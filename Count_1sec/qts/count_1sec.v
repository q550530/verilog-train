==> flow/design.v <==
`timescale 1 ns/1 ns
module count(reset, clk, one_sec, seven_seg_scan);
 parameter HZ_500_CNT = 17'h186a0 - 1;
 parameter CNT_500 = 9'h032 - 1;
input		reset, clk;
output 		one_sec;
output	[2:0]	seven_seg_scan;
wire		one_sec;
wire	[2:0]	seven_seg_scan;
reg		hz_500_reg, one_sec_reg;
reg	[16:0] 	cnt_500hz;
reg	[ 2:0] 	seg_scan_cnt;
reg	[ 8:0] 	cnt_one_sec;
assign	one_sec = one_sec_reg;
assign	seven_seg_scan = seg_scan_cnt;
always@(posedge clk or negedge reset)
begin
  if(!reset) begin
    cnt_500hz  <= #1 17'h0;
    hz_500_reg <= #1 1'b0;
  end
  else
    if (cnt_500hz == HZ_500_CNT) begin
      hz_500_reg <= #1 1'b1;
      cnt_500hz  <= #1 17'h0;
    end
    else begin
      hz_500_reg <= #1 1'b0;
      cnt_500hz  <= #1 cnt_500hz + 17'h00001;
    end
end
always@(posedge clk or negedge reset)
begin
  if(!reset)
    seg_scan_cnt  <= #1 3'b000;
  else
    if (hz_500_reg == 1'b1)
      seg_scan_cnt  <= #1 seg_scan_cnt + 3'b001;
end
always@(posedge clk or negedge reset)
begin
  if(!reset) begin
    cnt_one_sec <= #1 9'h0;
    one_sec_reg <= #1 1'b0;
  end
  else
    if (hz_500_reg == 1'b1)
      if (cnt_one_sec == CNT_500) begin
        one_sec_reg <= #1 1'b1;
        cnt_one_sec <= #1 9'h0;
      end
      else begin
        one_sec_reg <= #1 1'b0;
        cnt_one_sec <= #1 cnt_one_sec + 9'h001;
      end
    else
      one_sec_reg <= #1 1'b0;
end
endmodule
`timescale 1 ns/1 ns
module count_1sec( reset, clk,
		   seg_a, seg_b, seg_c, seg_d,
		   seg_e, seg_f, seg_g, seg_dp,
		   com0, com1, com2, com3, com4, com5, com6, com7, led );
input		reset, clk;
output		seg_a, seg_b, seg_c, seg_d, seg_e, seg_f, seg_g, seg_dp;
output		com0, com1, com2, com3, com4, com5, com6, com7;
output	[7:0]	led;
wire		seg_a, seg_b, seg_c, seg_d, seg_e, seg_f, seg_g, seg_dp;
wire		com0, com1, com2, com3, com4, com5, com6, com7;
wire	[7:0]	led;
wire		one_sec;
wire	[2:0]	seven_seg_scan;
wire	[3:0]	cnt_d0, cnt_d1, cnt_d2, cnt_d3, cnt_d4, cnt_d5, cnt_d6, cnt_d7;
wire		dp0, dp1, dp2, dp3, dp4, dp5, dp6, dp7;
assign	led[7:0] = {dp0, dp1, dp2, dp3, dp4, dp5, dp6, dp7};
count count(	.reset(reset),
		.clk(clk),
		.one_sec(one_sec),
		.seven_seg_scan(seven_seg_scan) );
timer timer(	.reset(reset),
		.clk(clk),
		.one_sec(one_sec),
		.cnt_d0(cnt_d0),
		.cnt_d1(cnt_d1),
		.cnt_d2(cnt_d2),
		.cnt_d3(cnt_d3),
		.cnt_d4(cnt_d4),
		.cnt_d5(cnt_d5),
		.cnt_d6(cnt_d6),
		.cnt_d7(cnt_d7)		);
seven_seg seven_seg(
		.seven_seg_scan(seven_seg_scan),
		.cnt_d0(cnt_d0),
		.cnt_d1(cnt_d1),
		.cnt_d2(cnt_d2),
		.cnt_d3(cnt_d3),
		.cnt_d4(cnt_d4),
		.cnt_d5(cnt_d5),
		.cnt_d6(cnt_d6),
		.cnt_d7(cnt_d7),
		.dp0(dp0),
		.dp1(dp1),
		.dp2(dp2),
		.dp3(dp3),
		.dp4(dp4),
		.dp5(dp5),
		.dp6(dp6),
		.dp7(dp7),
		.seg_a(seg_a),
		.seg_b(seg_b),
		.seg_c(seg_c),
		.seg_d(seg_d),
		.seg_e(seg_e),
		.seg_f(seg_f),
		.seg_g(seg_g),
		.seg_dp(seg_dp),
		.com0(com0),
		.com1(com1),
		.com2(com2),
		.com3(com3),
		.com4(com4),
		.com5(com5),
		.com6(com6),
		.com7(com7)		);
dp_flash_ctl dp_flash_ctl(
		.reset(reset),
		.clk(clk),
		.one_sec(one_sec),
		.dp0(dp0),
		.dp1(dp1),
		.dp2(dp2),
		.dp3(dp3),
		.dp4(dp4),
		.dp5(dp5),
		.dp6(dp6),
		.dp7(dp7)		);
endmodule
`timescale 1 ns/1 ns
module dp_flash_ctl(reset, clk, one_sec, dp0, dp1, dp2, dp3, dp4, dp5, dp6, dp7);
input	reset, clk, one_sec;
output	dp0, dp1, dp2, dp3, dp4, dp5, dp6, dp7;
wire	dp0, dp1, dp2, dp3, dp4, dp5, dp6, dp7;
reg	[7:0]	sft_reg;
assign dp0 = sft_reg[0];
assign dp1 = sft_reg[1];
assign dp2 = sft_reg[2];
assign dp3 = sft_reg[3];
assign dp4 = sft_reg[4];
assign dp5 = sft_reg[5];
assign dp6 = sft_reg[6];
assign dp7 = sft_reg[7];
always@(posedge clk or negedge reset)
begin
  if(!reset)
    sft_reg <= #1 8'b0000_0001;
  else
    if (one_sec == 1'b1)
      sft_reg <= #1 { sft_reg[6:0], sft_reg[7] };
end
endmodule
`timescale 1 ns/1 ns
module seven_seg(seven_seg_scan,
		cnt_d0, cnt_d1, cnt_d2, cnt_d3, cnt_d4, cnt_d5, cnt_d6, cnt_d7,
		dp0, dp1, dp2, dp3, dp4, dp5, dp6, dp7,
		seg_a, seg_b, seg_c, seg_d,
		seg_e, seg_f, seg_g, seg_dp,
		com0, com1, com2, com3, com4, com5, com6, com7);
input	[2:0]	seven_seg_scan;
input		dp0, dp1, dp2, dp3 ,dp4, dp5, dp6, dp7;
input	[3:0]	cnt_d0, cnt_d1, cnt_d2, cnt_d3, cnt_d4, cnt_d5, cnt_d6, cnt_d7;
output 		seg_a, seg_b, seg_c, seg_d,
		seg_e, seg_f, seg_g, seg_dp;
output		com0, com1, com2, com3, com4, com5, com6, com7;
wire 		seg_a, seg_b, seg_c, seg_d,
		seg_e, seg_f, seg_g, seg_dp;
reg		com0, com1, com2, com3, com4, com5, com6, com7;
reg	[3:0]	hex_digit;
reg	[6:0]	seg_data;
reg		seg_data_dp;
assign	seg_a  = ~seg_data[6];
assign	seg_b  = ~seg_data[5];
assign	seg_c  = ~seg_data[4];
assign	seg_d  = ~seg_data[3];
assign	seg_e  = ~seg_data[2];
assign	seg_f  = ~seg_data[1];
assign	seg_g  = ~seg_data[0];
assign  seg_dp = ~seg_data_dp;
always @(hex_digit)
begin
  case (hex_digit)
         4'b0000 : seg_data = 7'b1111110;
         4'b0001 : seg_data = 7'b0110000;
         4'b0010 : seg_data = 7'b1101101;
         4'b0011 : seg_data = 7'b1111001;
         4'b0100 : seg_data = 7'b0110011;
         4'b0101 : seg_data = 7'b1011011;
         4'b0110 : seg_data = 7'b1011111;
         4'b0111 : seg_data = 7'b1110000;
         4'b1000 : seg_data = 7'b1111111;
         4'b1001 : seg_data = 7'b1111011; 
         4'b1010 : seg_data = 7'b1110111;
         4'b1011 : seg_data = 7'b0011111; 
         4'b1100 : seg_data = 7'b1001110; 
         4'b1101 : seg_data = 7'b0111101; 
         4'b1110 : seg_data = 7'b1001111; 
         4'b1111 : seg_data = 7'b1000111; 
	 default : seg_data = 7'b0111110;
  endcase
end
always @(*)
begin
  com0 = 1'b1;
  com1 = 1'b1;
  com2 = 1'b1;
  com3 = 1'b1;
  com4 = 1'b1;
  com5 = 1'b1;
  com6 = 1'b1;
  com7 = 1'b1;
  case (seven_seg_scan)
    3'b000 :   begin
		hex_digit   = cnt_d0;
		com0        = 1'b0;
		seg_data_dp = dp0;
              end
    3'b001 :   begin
		hex_digit   = cnt_d1;
		com1        = 1'b0;
		seg_data_dp = dp1;
              end
    3'b010 :   begin
		hex_digit   = cnt_d2;
		com2        = 1'b0;
		seg_data_dp = dp2;
              end
    3'b011 :   begin
		hex_digit   = cnt_d3;
		com3        = 1'b0;
		seg_data_dp = dp3;
              end
    3'b100 :   begin
		hex_digit   = cnt_d4;
		com4        = 1'b0;
		seg_data_dp = dp4;
              end
    3'b101 :   begin
		hex_digit   = cnt_d5;
		com5        = 1'b0;
		seg_data_dp = dp5;
              end
    3'b110 :   begin
		hex_digit   = cnt_d6;
		com6        = 1'b0;
		seg_data_dp = dp6;
              end
    3'b111 :   begin
		hex_digit   = cnt_d7;
		com7        = 1'b0;
		seg_data_dp = dp7;
              end
    default : begin
		hex_digit   = cnt_d0;
		com0        = 1'b0;
		seg_data_dp = dp0;
              end
  endcase
end
endmodule
`timescale 1 ns/1 ns
module timer(reset, clk, one_sec, cnt_d0, cnt_d1, cnt_d2, cnt_d3, cnt_d4, cnt_d5, cnt_d6, cnt_d7);
input		reset, clk, one_sec;
output	[3:0] 	cnt_d0, cnt_d1, cnt_d2, cnt_d3, cnt_d4, cnt_d5, cnt_d6, cnt_d7;
wire	[3:0] 	cnt_d0, cnt_d1, cnt_d2, cnt_d3, cnt_d4, cnt_d5, cnt_d6, cnt_d7;
reg	[3:0] 	cnt_d0_reg, cnt_d1_reg, cnt_d2_reg, cnt_d3_reg, cnt_d4_reg, cnt_d5_reg, cnt_d6_reg, cnt_d7_reg;
assign	cnt_d0 = cnt_d0_reg;
assign	cnt_d1 = cnt_d1_reg;
assign	cnt_d2 = cnt_d2_reg;
assign	cnt_d3 = cnt_d3_reg;
assign	cnt_d4 = cnt_d4_reg;
assign	cnt_d5 = cnt_d5_reg;
assign	cnt_d6 = cnt_d6_reg;
assign	cnt_d7 = cnt_d7_reg;
always@(posedge clk or negedge reset)
begin
  if(!reset) begin
    cnt_d0_reg <= #1 4'h0;
    cnt_d1_reg <= #1 4'h0;
    cnt_d2_reg <= #1 4'h0;
    cnt_d3_reg <= #1 4'h0;
	cnt_d4_reg <= #1 4'h0;
    cnt_d5_reg <= #1 4'h0;
    cnt_d6_reg <= #1 4'h0;
    cnt_d7_reg <= #1 4'h0;
  end
  else
    if (one_sec == 1'b1)
      if (cnt_d0_reg == 4'b1001) begin
        cnt_d0_reg <= #1 4'b0000;
        if (cnt_d1_reg == 4'b1001) begin
          cnt_d1_reg <= #1 4'b0000;
          if (cnt_d2_reg == 4'b1001) begin
            cnt_d2_reg <= #1 4'b0000;
            if (cnt_d3_reg == 4'b1001) begin
              cnt_d3_reg <= #1 4'b0000;
			  if (cnt_d4_reg == 4'b1001) begin
               cnt_d4_reg <= #1 4'b0000;
				  if (cnt_d5_reg == 4'b1001) begin
				   cnt_d5_reg <= #1 4'b0000;
					  if (cnt_d6_reg == 4'b1001) begin
					   cnt_d6_reg <= #1 4'b0000;
						  if (cnt_d7_reg == 4'b1001) begin
						   cnt_d7_reg <= #1 4'b0000;
						   end  
						  else
							cnt_d7_reg <= #1 cnt_d7_reg + 4'b0001;
					  end  
					  else
						cnt_d6_reg <= #1 cnt_d6_reg + 4'b0001;
				  end  
				  else
					cnt_d5_reg <= #1 cnt_d5_reg + 4'b0001;
			  end  
			  else
			    cnt_d4_reg <= #1 cnt_d4_reg + 4'b0001;
			end  
            else
              cnt_d3_reg <= #1 cnt_d3_reg + 4'b0001;
          end
          else
            cnt_d2_reg <= #1 cnt_d2_reg + 4'b0001;
        end
        else
          cnt_d1_reg <= #1 cnt_d1_reg + 4'b0001;
      end
      else
        cnt_d0_reg <= #1 cnt_d0_reg + 4'b0001;
end
endmodule
## Reports on count_1sec

Tool output for the design above, in the order of the flow.
Lines are those of the file above, counted from 1.
Library cell names are shortened.
Not given: -

| set-up | value |
|---|---|
| design top | count_1sec |
| clock input | clk |
| library | sky130hd |
| timing corner | tt_025C_1v80 |

## Word-level counts

Source: Yosys, flattened and elaborated, memories not mapped. Widths are those after wreduce. Registers that Yosys merges into a memory's read port (data or address) are not register bits. Print and check cells do not count. Equal cells are merged and count once.
Yosys's memory passes give these memory sizes; they may raise the number of words (mostly to a power of two), join words into wider ones and drop unused or constant bits.

| storage and ports | value |
|---|---|
| memory bits (read-only) | 112 |
| output and inout port bits | 24 |
| word-level cells | 90 |
| memory cells | 1 |
| bits of input ports | 2 |
| register bits | 71 |

| cells by class | value |
|---|---|
| eq/ne operators | 17 |
| multiplexer cells | 23 |
| bitwise gates (word level) | 8 |
| reductions and logical operators | 16 |
| $add $sub $neg | 11 |

Memory list:

| name | depth | width | read ports | wr ports | line | RTL |
|---|---|---|---|---|---|---|
| (name not given) | 16 | 7 | 1 | 0 | 191 | `case (hex_digit)` |

Operators by type and width:

| operator | number |
|---|---|
| 7-bit OR reduction | 8 |
| 4-bit by 1-bit adder with 4-bit output with constant B | 8 |
| 4-bit == test with constant B | 8 |
| 4-bit case mux with 8-bit select | 1 |
| 4-bit 2-to-1 mux | 8 |
| 17-bit by 1-bit adder with 17-bit output with constant B | 1 |
| 17-bit == test with constant B | 1 |
| 17-bit 2-to-1 mux | 1 |
| 1-bit case mux with 2-bit select | 8 |
| 3-bit == test with constant B | 4 |
| 9-bit by 1-bit adder with 9-bit output with constant B | 1 |
| 9-bit by 6-bit == test with 1-bit output with constant B | 1 |
| 9-bit 2-to-1 mux | 1 |
| 1-bit inverter | 8 |
| 8-bit AND reduction | 1 |
| 1-bit case mux with 8-bit select | 1 |
| 7-bit AND reduction | 1 |
| 3-bit by 2-bit == test with 1-bit output with constant B | 2 |
| 6-bit AND reduction | 1 |
| 5-bit AND reduction | 1 |
| 4-bit AND reduction | 1 |
| 3-bit by 1-bit adder with 3-bit output with constant B | 1 |
| 3-bit by 1-bit == test with 1-bit output with constant B | 1 |
| 3-bit logical NOT | 1 |
| 3-bit AND reduction | 1 |
| 1-bit 2-to-1 mux | 3 |
| 2-bit AND reduction | 1 |

## Depth

Depth = most cells in a row (Yosys ltp): at word level without a register or memory, in the mapped netlist without a sequential cell, where the memories' decode and read muxes count.

| logic depth | value |
|---|---|
| word-level depth | 3 |
| ABC_AREA | 1 |
| mapped depth | 17 |
| gate-level depth less buffers | 15 |

## Netlist

Yosys stat after the flow's synthesis: flattened, memories mapped to cells. It holds for the ABC_AREA given above (unset counts as 0); a run with the other value may have another netlist.
The area totals of this step are shown rounded.

Cell types:

| cell type | number | total area (µm²) |
|---|---|---|
| dfrtp_1 | 70 | 1751.68 |
| nand2_1 | 117 | 439.171 |
| inv_1 | 74 | 277.766 |
| xor2_1 | 29 | 253.994 |
| nor2_1 | 56 | 210.202 |
| nand3_1 | 39 | 195.187 |
| ha_1 | 13 | 162.656 |
| o21ai_0 | 22 | 110.106 |
| nand4_1 | 16 | 100.096 |
| a21oi_1 | 17 | 85.082 |
| nand2_2 | 13 | 81.328 |
| nor3_1 | 16 | 80.077 |
| buf_4 | 9 | 67.565 |
| nor2_4 | 6 | 67.565 |
| nor2_2 | 10 | 62.56 |
| nand2_4 | 5 | 56.304 |
| inv_2 | 14 | 52.55 |
| nor3_2 | 4 | 40.038 |

Not listed: further types 26, cells in them 45.

| mapped netlist | value |
|---|---|
| flip-flop cells | 71 |
| mapped area | 4490 µm² |
| sequential part of the area | 1780 µm² |
| buffer cells | 17 |
| standard cells after synthesis | 575 |

## Timing after synthesis

Source: OpenSTA report_checks on the synthesized netlist (no wires, ideal clock, input and output delay 20% of the period each), path of least setup slack; recovery checks are left aside. Register names are those of the netlist, which keeps one name where synthesis merged equal registers.

| timing path after synthesis | value |
|---|---|
| kind | reg-to-output |
| start | reg count.seg_scan_cnt[0] |
| end | out seg_c |
| stages | 12 |
| buffers on the path | 1 |
| time at the first pin | 0.000 ns |
| external output delay | 0.542 ns |
| setup slack | 0.154 ns |
| period | 2.71 ns |
| data arrival time | 2.014 ns |
| delay of the path | 2.014 ns |
| data required time | 2.168 ns |
| synthesis period reached | 2.556 ns |

"delay of the path" = arrival - input delay + setup time.
At an output port there is no setup time.
"stages" counts driving pins, that of a launching flip-flop among them; a cell with two outputs on the path counts twice.
"synthesis period reached" is the clock period less the worst setup slack; recovery checks do not enter. This is arithmetic on one report: input and output delays are still those of the set period (20% each).
Between the ends stands the longest chain of elaborated cells between them, by number of cells; it is not shown to be the way that was timed. Of several equally long chains one is given.
A line is the first line of the expression or statement that the cell stems from. Yosys adds cells for indexed reads and writes and turns some case tables into memories.
The chain passes a memory read, where the word-level depth is cut; so it can be longer than that depth.

| on the way, after synthesis | value |
|---|---|
| path through | dfrtp_1 > ha_1 > ha_1 > buf_2 > nand2_1 > nand2_1 > nor2_1 > nand3_1 > nand2_2 > inv_1 > ha_1 > o31ai_1 |
| length of the longest elaborated chain | 4 |
| elaborated cells on any way between the ends | 11 |
| source lines of those cells | 3 |
| those cells by class | 7 x eq/ne; 1 x mux; 1 x logic; 1 x reduce/logical; 1 x memory |

RTL lines, path after synthesis:

| what | line | RTL |
|---|---|---|
| start: declaration | 12 | `reg [ 2:0] seg_scan_cnt;` |
| start: assignment | 35 | `seg_scan_cnt  <= #1 3'b000;` |
| start: assignment | 38 | `seg_scan_cnt  <= #1 seg_scan_cnt + 3'b001;` |
| 3-bit == test | 221 | `case (seven_seg_scan)` |
| 4-bit case mux with 8-bit select | 221 |  |
| memory 16 x 7 bit | 191 | `case (hex_digit)` |
| 1-bit inverter | 183 | `assign seg_c = ~seg_data[4];` |
| end: declaration | 66 | `output seg_a, seg_b, seg_c, seg_d, seg_e, seg_f, seg_g, seg_dp;` |

## Worst path after layout

Path of least setup slack in the final report of run 1 (OpenROAD, finished layout, wires in). Where an end is a register, its clock arrival counts in the times.

| timing path post-layout | value |
|---|---|
| kind | reg-to-output |
| start | reg count.seg_scan_cnt[0] |
| end | out seg_a |
| buffers on the path | 1 |
| data required time | 2.63 ns |
| time at the first pin | 0.35 ns |
| stages | 16 |
| data arrival time | 2.81 ns |
| period | 3.29 ns |
| external output delay | 0.66 ns |
| setup slack | -0.18 ns |

Between the ends stands the longest chain of elaborated cells between them, by number of cells; it is not shown to be the way that was timed. Of several equally long chains one is given.
The chain passes a memory read, where the word-level depth is cut; so it can be longer than that depth.

| on the way, post-layout | value |
|---|---|
| path through | dfrtp_2 > ha_1 > ha_1 > nand2_1 > nand2_1 > inv_1 > nand2_1 > nor2_2 > nand2_2 > nand2_4 > ha_2 > nand3_1 > nor2_1 > a21oi_1 > nand2_1 > clkdlybuf4s50_1 |
| length of the longest elaborated chain | 4 |
| elaborated cells on any way between the ends | 11 |
| source lines of those cells | 3 |
| those cells by class | 7 x eq/ne; 1 x mux; 1 x logic; 1 x reduce/logical; 1 x memory |

RTL lines, path post-layout:

| what | line | RTL |
|---|---|---|
| start: declaration | 12 | `reg [ 2:0] seg_scan_cnt;` |
| start: assignment | 35 | `seg_scan_cnt  <= #1 3'b000;` |
| start: assignment | 38 | `seg_scan_cnt  <= #1 seg_scan_cnt + 3'b001;` |
| 3-bit == test | 221 | `case (seven_seg_scan)` |
| 4-bit case mux with 8-bit select | 221 |  |
| memory 16 x 7 bit | 191 | `case (hex_digit)` |
| 1-bit inverter | 181 | `assign seg_a = ~seg_data[6];` |
| end: declaration | 66 | `output seg_a, seg_b, seg_c, seg_d, seg_e, seg_f, seg_g, seg_dp;` |

==> results <==
Measured data: module count_1sec, platform sky130hd, 2 stored runs of the flow under differing settings, order arbitrary. Input and output delays are each 20% of the period that was set; the output load is 0.01 pF.
"time on the worst setup path" is the time allowed to the run's worst setup path (the clock period less input and output delay, where it has them) less its slack. Clock arrival times count: a late capture clock shortens it, a late launch clock lengthens it.
By "total power of the final layout" is meant OpenSTA's value without simulated activity: inputs other than the clock are taken to toggle once in ten clock periods, and the tool carries that through the logic.
The measured numbers are rounded.
A setting shown as -- is not set for that run.

| stored run | period_ns | CORE_UTILIZATION | SETUP_SLACK_MARGIN | CORE_ASPECT_RATIO | CELL_PAD_IN_SITES_GLOBAL_PLACEMENT | TNS_END_PERCENT | ABC_AREA | GPL_ROUTABILITY_DRIVEN | CTS_CLUSTER_SIZE | CAP_MARGIN | SLEW_MARGIN | MIN_ROUTING_LAYER | CORE_MARGIN | full die area (µm²) | standard-cell area of the final layout (µm²) | summed negative setup slack (ns) | total power of the final layout (mW) | time on the worst setup path (ns) | class of the worst setup path | area of the synthesized netlist (µm²) | setup slack of the worst path (ns) |
|---|---|---|---|---|---|---|---|---|---|---|---|---|---|---|---|---|---|---|---|---|---|
| run 1 | 3.29 | 23 | -0.24 | 0.99 | 2 | 5 | 1 | 1 | 72 | 30 | 30 | met2 | 2 | 20700 | 5340 | -0.272 | 1.88 | 2.81 | reg-to-output | 4490 | -0.180 |
| run 2 | 1.8 | 40 | -- | -- | -- | -- | -- | -- | -- | 20 | 20 | -- | 2 | 11000 | 5750 | -11.2 | 2.91 | 2.57 | reg-to-output | 4060 | -1.13 |
